==> flow/design.v <==
module SuppLogic(clk, rst, pass, loadA, loadD, state, wdata,adrs,rdata, finish, done, error);
input               clk;  
input               rst;  
input loadA;  
input loadD;  
input [2:0] pass;  
input [15:0] rdata;  
input [2:0] state;  
output [15:0] wdata;  
output [14:0] adrs;  
output finish;  
output error;  
output done;  
reg [14:0] adreg;  
reg [15:0] dtreg;  
reg [15:0] muxdat;  
wire [2:0] pass;  
wire finish;  
wire done;  
wire [15:0] wdata;  
wire [14:0] adrs;  
wire errorD;  
reg error;  
wire [2:0] state;  
assign finish = pass == 3'b100;
assign done = adreg == 15'h7FFF;
assign adrs = adreg;
assign wdata = dtreg;
assign errorD = (state == 3'b100) & (dtreg !== rdata) & (!done);
always @(posedge clk, posedge rst)
    if (rst) adreg <= 15'h7fff; else
    if (loadA) adreg <= adreg + 15'b1;
always @(posedge clk, posedge rst)
    if(rst) dtreg <= 16'b0; else
    if(loadD) dtreg <= muxdat;
always @(*)
    case(pass)
        3'b011: muxdat = 16'hAAAA;
        3'b010: muxdat = 16'h5555;
        3'b001: muxdat = {1'b0,adreg};
        3'b000: muxdat = ~adreg;
        default: muxdat = 16'h1234;
    endcase
always @(posedge clk, posedge rst)
    if(rst) error <= 1'b0; else
    if(errorD) error <= 1'b1;
    else error <= error;
endmodule
# Tool chain data of SuppLogic
# The steps from the RTL of SuppLogic to its reports follow in flow order.
# Lines are those of the file above, counted from 1.
# Cell names lack the library's common part.
# Not given: -
# inputs
top	SuppLogic
clock_port	clk
lib	sky130hd
pvt_corner	tt_025C_1v80

# Word level
# Source: Yosys, flattened and elaborated, memories not mapped. Widths are those after wreduce; folded enables and synchronous resets count as part of the registers. Registers that Yosys merges into a memory's read port (data or address) are not register bits. Print and check cells do not count. Equal cells are merged and count once.
# word_totals
reg_bits	32
in_bits	26
output_inout_bits	34
word_cells	17
# op_classes
addsub	1
n_eq	7
mux	1
logic	3
reduce_logical	2
# ops
cell	n
16-bit parallel mux with 4-bit select	1
15-bit inverter with 16-bit output	1
16-bit case inequality test	1
15-bit by 1-bit adder with 15-bit output (second input constant)	1
15-bit == test (second input constant)	1
3-bit by 2-bit == test with 1-bit output (second input constant)	2
3-bit == test (second input constant)	2
3-bit by 1-bit == test with 1-bit output (second input constant)	1
3-bit logical NOT	1
1-bit bitwise AND	2
1-bit logical NOT	1

# Depth
# Longest topological path by Yosys (ltp), each cell counted once; first at word level (registers and memories cut), then after technology mapping (sequential cells cut; the memories' decode and read muxes count).
# depth
ltp_word	3
ABC_AREA	0
depth_mapped	5
mapped_depth_nobuf	5

# Synthesis result
# Source: synth_stat.txt of the flow (Yosys; design flattened, memories mapped). It holds for the ABC_AREA given above (unset counts as 0); a run with the other value may have another netlist.
# The area totals of this step are shown rounded.
# synth_totals
mapped_cells	163
area_um2	1709
seq_area_um2	819.5
ff_cells	32
# types
cell	n	area_total_um2
dfrtp_1	17	425.408
dfstp_2	15	394.128
xor2_1	26	227.718
xnor2_1	20	175.168
o22ai_1	11	68.816
inv_1	12	45.043
o22a_1	5	43.792
nor2_1	11	41.29
nand2b_1	6	37.536
nand4_1	5	31.28
nor4_1	4	25.024
nand3_1	4	20.019
clkbuf_1	5	18.768
nand2_1	5	18.768
nor2b_1	3	18.768
ha_1	1	12.512
nand4_2	1	12.512
nor2_2	2	12.512
# Not listed: further types 9, cells in them 10.

# Path before layout
# Source: OpenSTA report_checks on the synthesized netlist (no wires, ideal clock, input and output delay 20% of the period each), path of least setup slack; recovery checks are left aside. Register names are those of the netlist, which keeps one name where synthesis merged equal registers.
# synth_timing
kind	register -> register
startpoint	register adreg[0]
endpoint	register adreg[14]
period_ns	1.61
setup_ns	0.075
t_first_pin_ns	0.000
t_arrival_ns	1.543
t_required_ns	1.535
path_slack_ns	-0.008
delay_ns	1.618
path_stages	6
n_path_buf	0
synth_period_reached_ns	1.618
# "delay_ns" = arrival - input delay + setup time.
# "path_stages": output pins that drive a net of the path, with the launching flip-flop's if there is one; two outputs of one cell count as two.
# "synth_period_reached_ns" = period - worst setup slack (recovery checks aside). The figure is calculated, with input and output delays left at 20% of the set period.
# The rows between start and end are the longest chain of elaborated cells between them; the timing report does not say that the signal goes this way. Where chains are equally long, one stands for them.
# Each line given opens the expression or statement behind the cell; cells for indexed reads and writes are added by Yosys, which also makes memories of some case tables.
# synth_via
cell_sequence	dfstp_2 > ha_1 > nand3_1 > or3_4 > nor2_2 > xor2_1
elab_chain_cells	1
cone_cells	1
cone_lines	1
classes_between	add/sub: 1
# synth_rtl
element	line	rtl
start: declaration	14	reg [14:0] adreg;
start: assignment	31	if (rst) adreg <= 15'h7fff; else
start: assignment	32	if (loadA) adreg <= adreg + 15'b1;
15-bit by 1-bit adder with 15-bit output	32
end: assignment	31
end: assignment	32
end: declaration	14

# Timing after layout
# Path of least setup slack in the final report of run A (OpenROAD, finished layout, wires in). Where an end is a register, its clock arrival counts in the times.
# layout_timing
kind	register -> output
startpoint	register adreg[6]
endpoint	output port done
period_ns	1.7
out_delay_ns	0.34
t_first_pin_ns	0.28
t_arrival_ns	1.45
t_required_ns	1.36
path_slack_ns	-0.09
path_stages	4
n_path_buf	1
# The rows between start and end are the longest chain of elaborated cells between them; the timing report does not say that the signal goes this way. Where chains are equally long, one stands for them.
# layout_via
cell_sequence	dfstp_2 > nand4_4 > nor4_4 > buf_2
elab_chain_cells	1
cone_cells	1
cone_lines	1
classes_between	eq/ne: 1
# layout_rtl
element	line	rtl
start: declaration	14	reg [14:0] adreg;
start: assignment	31	if (rst) adreg <= 15'h7fff; else
start: assignment	32	if (loadA) adreg <= adreg + 15'b1;
15-bit == test	26	assign done = adreg == 15'h7FFF;
end: declaration	13	output done;

# Measured data: module SuppLogic, platform sky130hd, 2 stored runs of the flow under differing settings, order arbitrary. Input and output delays are each 20% of the period that was set; the output load is 0.01 pF.
# "achieved_period_ns": clock period set for the run, less the worst setup slack. It is reckoned from that one timing run; input and output delays stay at 20% of the period that was set.
# By "timing.worst_path_ns" is meant the share of the clock period that the worst setup path is allowed (20% is reserved at inputs, 20% at outputs), minus its slack. Clock arrival times at its registers enter into it.
# "totalPower_uw": no workload was simulated; the value follows from the tool's default switching activity.
# Results are given in rounded form.
# A setting shown as . is not set for that run.
run name	period_ns	CAP_MARGIN	CORE_MARGIN	CORE_UTILIZATION	SLEW_MARGIN	SETUP_SLACK_MARGIN	PLACE_DENSITY	CORE_ASPECT_RATIO	CELL_PAD_IN_SITES_GLOBAL_PLACEMENT	TNS_END_PERCENT	GPL_TIMING_DRIVEN	CTS_CLUSTER_DIAMETER	MIN_ROUTING_LAYER	totalPower_uw	setupTns_ns	util_frac	achieved_period_ns	die_um2	worstSetupSlack_ns	synth_chip_area_um2	cell_area_final_um2	timing.worst_path_ns	worst_path_kind
run A	1.7	20	2	40	20	.	.	.	.	.	.	.	.	2738	-0.091	0.657	1.791	4812	-0.091	1709	2665	1.45	register -> output
run B	2.12	20	8	38	35	0.03	0.75	1.01	2	30	0	161	met2	2031	0.000	0.566	1.977	6900	0.143	1709	2449	1.55	register -> output
